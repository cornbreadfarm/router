==> flow/design.v <==
module portout(input [31:0] payload, input rdy, clock, reset_n, output reg frameo_n, valido_n, dout, pop);
reg [5:0] count;
reg [31:0] saved_payload;
reg  state;
parameter WAIT = 1'b0, READ_PAYLOAD = 1'b1;
always @(posedge clock, negedge reset_n)
begin
   if(!reset_n) begin
      dout <= 0;
      frameo_n <= 1;
      valido_n <= 1;
      pop <= 0;
      count <= 0;
      saved_payload <= 32'h0000_0000;
      state <= WAIT;
   end
   else
      case(state)
      WAIT:
         if(rdy) begin
            pop <= 1;
            saved_payload <= payload;
            state <= READ_PAYLOAD;            
         end
         else begin
            pop <= 0;
            dout <= 0;
            frameo_n <= 1;
            valido_n <= 1;
            count <= 0;
            saved_payload <= 32'h0000_0000; 
            state <= WAIT;
         end
      READ_PAYLOAD: 
         if(count <= 31) begin
            pop <= 0;
            dout <= saved_payload[count];
            count <= count + 1;
            frameo_n <= 0;
            valido_n <= 0;
            state <= READ_PAYLOAD;
         end
         else begin
            pop <= 0;
            dout <= 0;
            count <= 0;
            frameo_n <= 1;
            valido_n <= 1;
            saved_payload <= 32'h0000_0000;
            state <= WAIT;
         end
      endcase
end
endmodule
Reports on portout

Tool output for the design above, in the order of the flow.
Lines are those of the file above, counted from 1.
Operators carry their Yosys type and port widths (W data, S select, Z words).
Cell names lack the library's common part.
The mark -- stands for no value.

Top module: portout
Clock: clock
Cell library: sky130hd
Timing corner: tt_025C_1v80

Word-level counts

Source: Yosys, flattened and elaborated, memories not mapped. Widths are those after wreduce. Registers that Yosys merges into a memory's read port (data or address) are not register bits. Print and check cells do not count. Equal cells are merged and count once.

Add/subtract/negate cells: 1
Magnitude comparators: 1
Equal/unequal tests: 2
Shift operators: 1
Multiplexer cells: 16
Bitwise gates (word level): 1

Operators with widths:

| cell                  | count |
| $pmux W32 S2          | 1 |
| $mux W32              | 2 |
| $shiftx A32 B6 Y1     | 1 |
| $pmux W6 S2           | 1 |
| $mux W6               | 2 |
| $pmux W1 S2           | 4 |
| $add A6 B1 Y6 const B | 1 |
| $le A6 B5 Y1 const B  | 1 |
| $mux W1               | 6 |
| $ne A2 B2 Y1 const B  | 2 |
| $not A1 Y1            | 1 |

Register bits: 42
Input port bits: 35
Output and inout port bits: 4
Elaborated cells: 28

Logic depth

Depth = most cells in a row (Yosys ltp): at word level without a register or memory, in the mapped netlist without a sequential cell, where the memories' decode and read muxes count.

Depth in word-level cells: 3
ABC_AREA: 0
Depth in mapped cells: 5
Mapped depth without buffers: 4

After synthesis

The flow's flattened synthesis, as Yosys stat reports it; memories are mapped. The netlist is that of the ABC_AREA named above (0 if unset); the other value can give another one.

Cells by type:

| type     | count | area in all (µm²) |
| dfrtp_1  | 41    | 1.03E+03 |
| a22o_1   | 33    | 289.027 |
| mux4_1   | 7     | 183.926 |
| mux4_2   | 2     | 45.043 |
| clkbuf_1 | 8     | 30.029 |
| o21ai_0  | 6     | 30.029 |
| dfstp_2  | 1     | 26.275 |
| nand2_1  | 6     | 22.522 |
| mux2i_1  | 2     | 20.019 |
| ha_1     | 1     | 12.512 |
| nand2b_1 | 2     | 12.512 |
| nor2b_1  | 2     | 12.512 |
| buf_1    | 3     | 11.261 |
| buf_6    | 1     | 11.261 |
| nand3_1  | 2     | 10.01 |
| a211o_1  | 1     | 8.758 |
| nor4b_1  | 1     | 8.758 |
| a21o_1   | 1     | 7.507 |

Other cell types: 7; their cells: 8.

Mapped cells: 128
Mapped area: 1811.7 µm²
Sequential part of the area: 1052.3 µm²
Flip-flops: 42
Buffer cells: 13

Timing after synthesis

Source: OpenSTA report_checks on the synthesized netlist (no wires, ideal clock, input and output delay 20% of the period each), path of least setup slack; recovery checks are left aside. Register names are those of the netlist, which keeps one name where synthesis merged equal registers.

Kind: flip-flop to flip-flop
From: register count[0]
To: register dout
Period: 2.0 ns
Setup time: 0.124 ns
Time at the first pin: 0.000 ns
Data arrival time: 1.753 ns
Required time: 1.876 ns
Slack: 0.123 ns
Delay of the path: 1.877 ns
Stages: 5
Buffers on the path: 1
Period reached after synthesis: 1.877 ns

"delay of the path" is the arrival time less input delay plus setup time.
"stages" counts driving pins, that of a launching flip-flop among them; a cell with two outputs on the path counts twice.
"period reached after synthesis" = period - worst setup slack (recovery checks aside). The figure is calculated, with input and output delays left at 20% of the set period.
Between the ends stands the longest chain of elaborated cells between them, by number of cells; it is not shown to be the way that was timed. Of several equally long chains one is given.
Each line given opens the expression or statement behind the cell; cells for indexed reads and writes are added by Yosys, which also makes memories of some case tables.
A register here has more assigning lines than the two given.

Path through: dfrtp_1 buf_6 mux4_1 mux4_2 a211o_1
Cells in the longest elaborated chain: 3
Elaborated cells on any way between the ends: 4
Source lines of those cells: 3
Those cells by class: compare: 1; shift: 1; mux: 2

Ends and longest elaborated chain, after synthesis:

| element         | line | RTL |
| start, declared | 2    | `reg [5:0] count;` |
| start, assigned | 13   | `count <= 0;` |
| start, assigned | 38   | `count <= count + 1;` |
| $le A6 B5 Y1    | 35   | `if(count <= 31) begin` |
| $mux W1         | 35   |  |
| $pmux W1 S2     | 18   | `case(state)` |
| end, assigned   | 9    | `dout <= 0;` |
| end, assigned   | 37   | `dout <= saved_payload[count];` |
| end, declared   | 1    | `module portout(input [31:0] payload, input rdy, clock, reset_n, output reg frameo_n, valido_n, dout, pop);` |

Path in the finished layout

Path of least setup slack in the final report of run A (OpenROAD, finished layout, wires in). Where an end is a register, its clock arrival counts in the times.

Kind: flip-flop to flip-flop
From: register count[0]
To: register dout
Period: 3.76 ns
Setup time: 0.11 ns
Time at the first pin: 0.28 ns
Data arrival time: 2.32 ns
Required time: 3.93 ns
Slack: 1.60 ns
Stages: 4
Buffers on the path: 0

Between the ends stands the longest chain of elaborated cells between them, by number of cells; it is not shown to be the way that was timed. Of several equally long chains one is given.
A register here has more assigning lines than the two given.

Path through: dfrtp_1 mux4_1 mux4_2 a211o_1
Cells in the longest elaborated chain: 3
Elaborated cells on any way between the ends: 4
Source lines of those cells: 3
Those cells by class: compare: 1; shift: 1; mux: 2

Ends and longest elaborated chain, post-layout:

| element         | line | RTL |
| start, declared | 2    | `reg [5:0] count;` |
| start, assigned | 13   | `count <= 0;` |
| start, assigned | 38   | `count <= count + 1;` |
| $le A6 B5 Y1    | 35   | `if(count <= 31) begin` |
| $mux W1         | 35   |  |
| $pmux W1 S2     | 18   | `case(state)` |
| end, assigned   | 9    | `dout <= 0;` |
| end, assigned   | 37   | `dout <= saved_payload[count];` |
| end, declared   | 1    | `module portout(input [31:0] payload, input rdy, clock, reset_n, output reg frameo_n, valido_n, dout, pop);` |

Memo
Re: implementation data of portout

Below are 2 stored runs of the flow (Yosys, OpenROAD; platform sky130hd) on portout, each with its settings and what was measured, unordered. Constraints: input delay and output delay 20% of the set period each, output load 0.01 pF.
By "reached clock period" is meant the clock period of the run minus its worst setup slack. This is arithmetic on one report: input and output delays are still those of the set period (20% each).
"time used up by the worst setup path": the worst setup path's part of the clock period (all of it between registers, 20% less for each end at a port) less its slack. A launch clock that arrives late makes it longer, a capture clock that arrives late makes it shorter.
By "total design power" is meant OpenSTA's value without simulated activity: inputs other than the clock are taken to toggle once in ten clock periods, and the tool carries that through the logic.
Among the settings, - means not set for that run.

| setting or result                         | run A                  | run B                  |
| period_ns                                 | 3.76                   | 1.59                   |
| CORE_UTILIZATION                          | 23                     | 26                     |
| SETUP_SLACK_MARGIN                        | 0.43                   | 0.23                   |
| CORE_ASPECT_RATIO                         | 1.65                   | 1.8                    |
| CELL_PAD_IN_SITES_DETAIL_PLACEMENT        | 2                      | 0                      |
| GPL_TIMING_DRIVEN                         | 1                      | 1                      |
| CAP_MARGIN                                | 20                     | 20                     |
| CORE_MARGIN                               | 2                      | 4                      |
| SLEW_MARGIN                               | 20                     | 20                     |
| HOLD_SLACK_MARGIN                         | -                      | 0.05                   |
| CELL_PAD_IN_SITES_GLOBAL_PLACEMENT        | -                      | 1                      |
| TNS_END_PERCENT                           | -                      | 15                     |
| ABC_AREA                                  | -                      | 0                      |
| CTS_CLUSTER_DIAMETER                      | -                      | 204                    |
| utilization after routing                 | 0.317                  | 0.387                  |
| synthesized cell area (µm²)               | 1811.7                 | 1811.7                 |
| reached clock period (ns)                 | 2.156                  | 1.843                  |
| final setup TNS (ns)                      | 0.000                  | -0.253                 |
| die area (µm²)                            | 8625.6                 | 8426.0                 |
| worst hold slack (ns)                     | 0.479                  | 0.478                  |
| total design power (mW)                   | 1.920                  | 4.846                  |
| worst slack on setup checks (ns)          | 1.604                  | -0.253                 |
| time used up by the worst setup path (ns) | 2.16                   | 1.84                   |
| type of the worst setup path              | flip-flop to flip-flop | flip-flop to flip-flop |
| standard-cell area after layout (µm²)     | 2424.8                 | 2592.5                 |
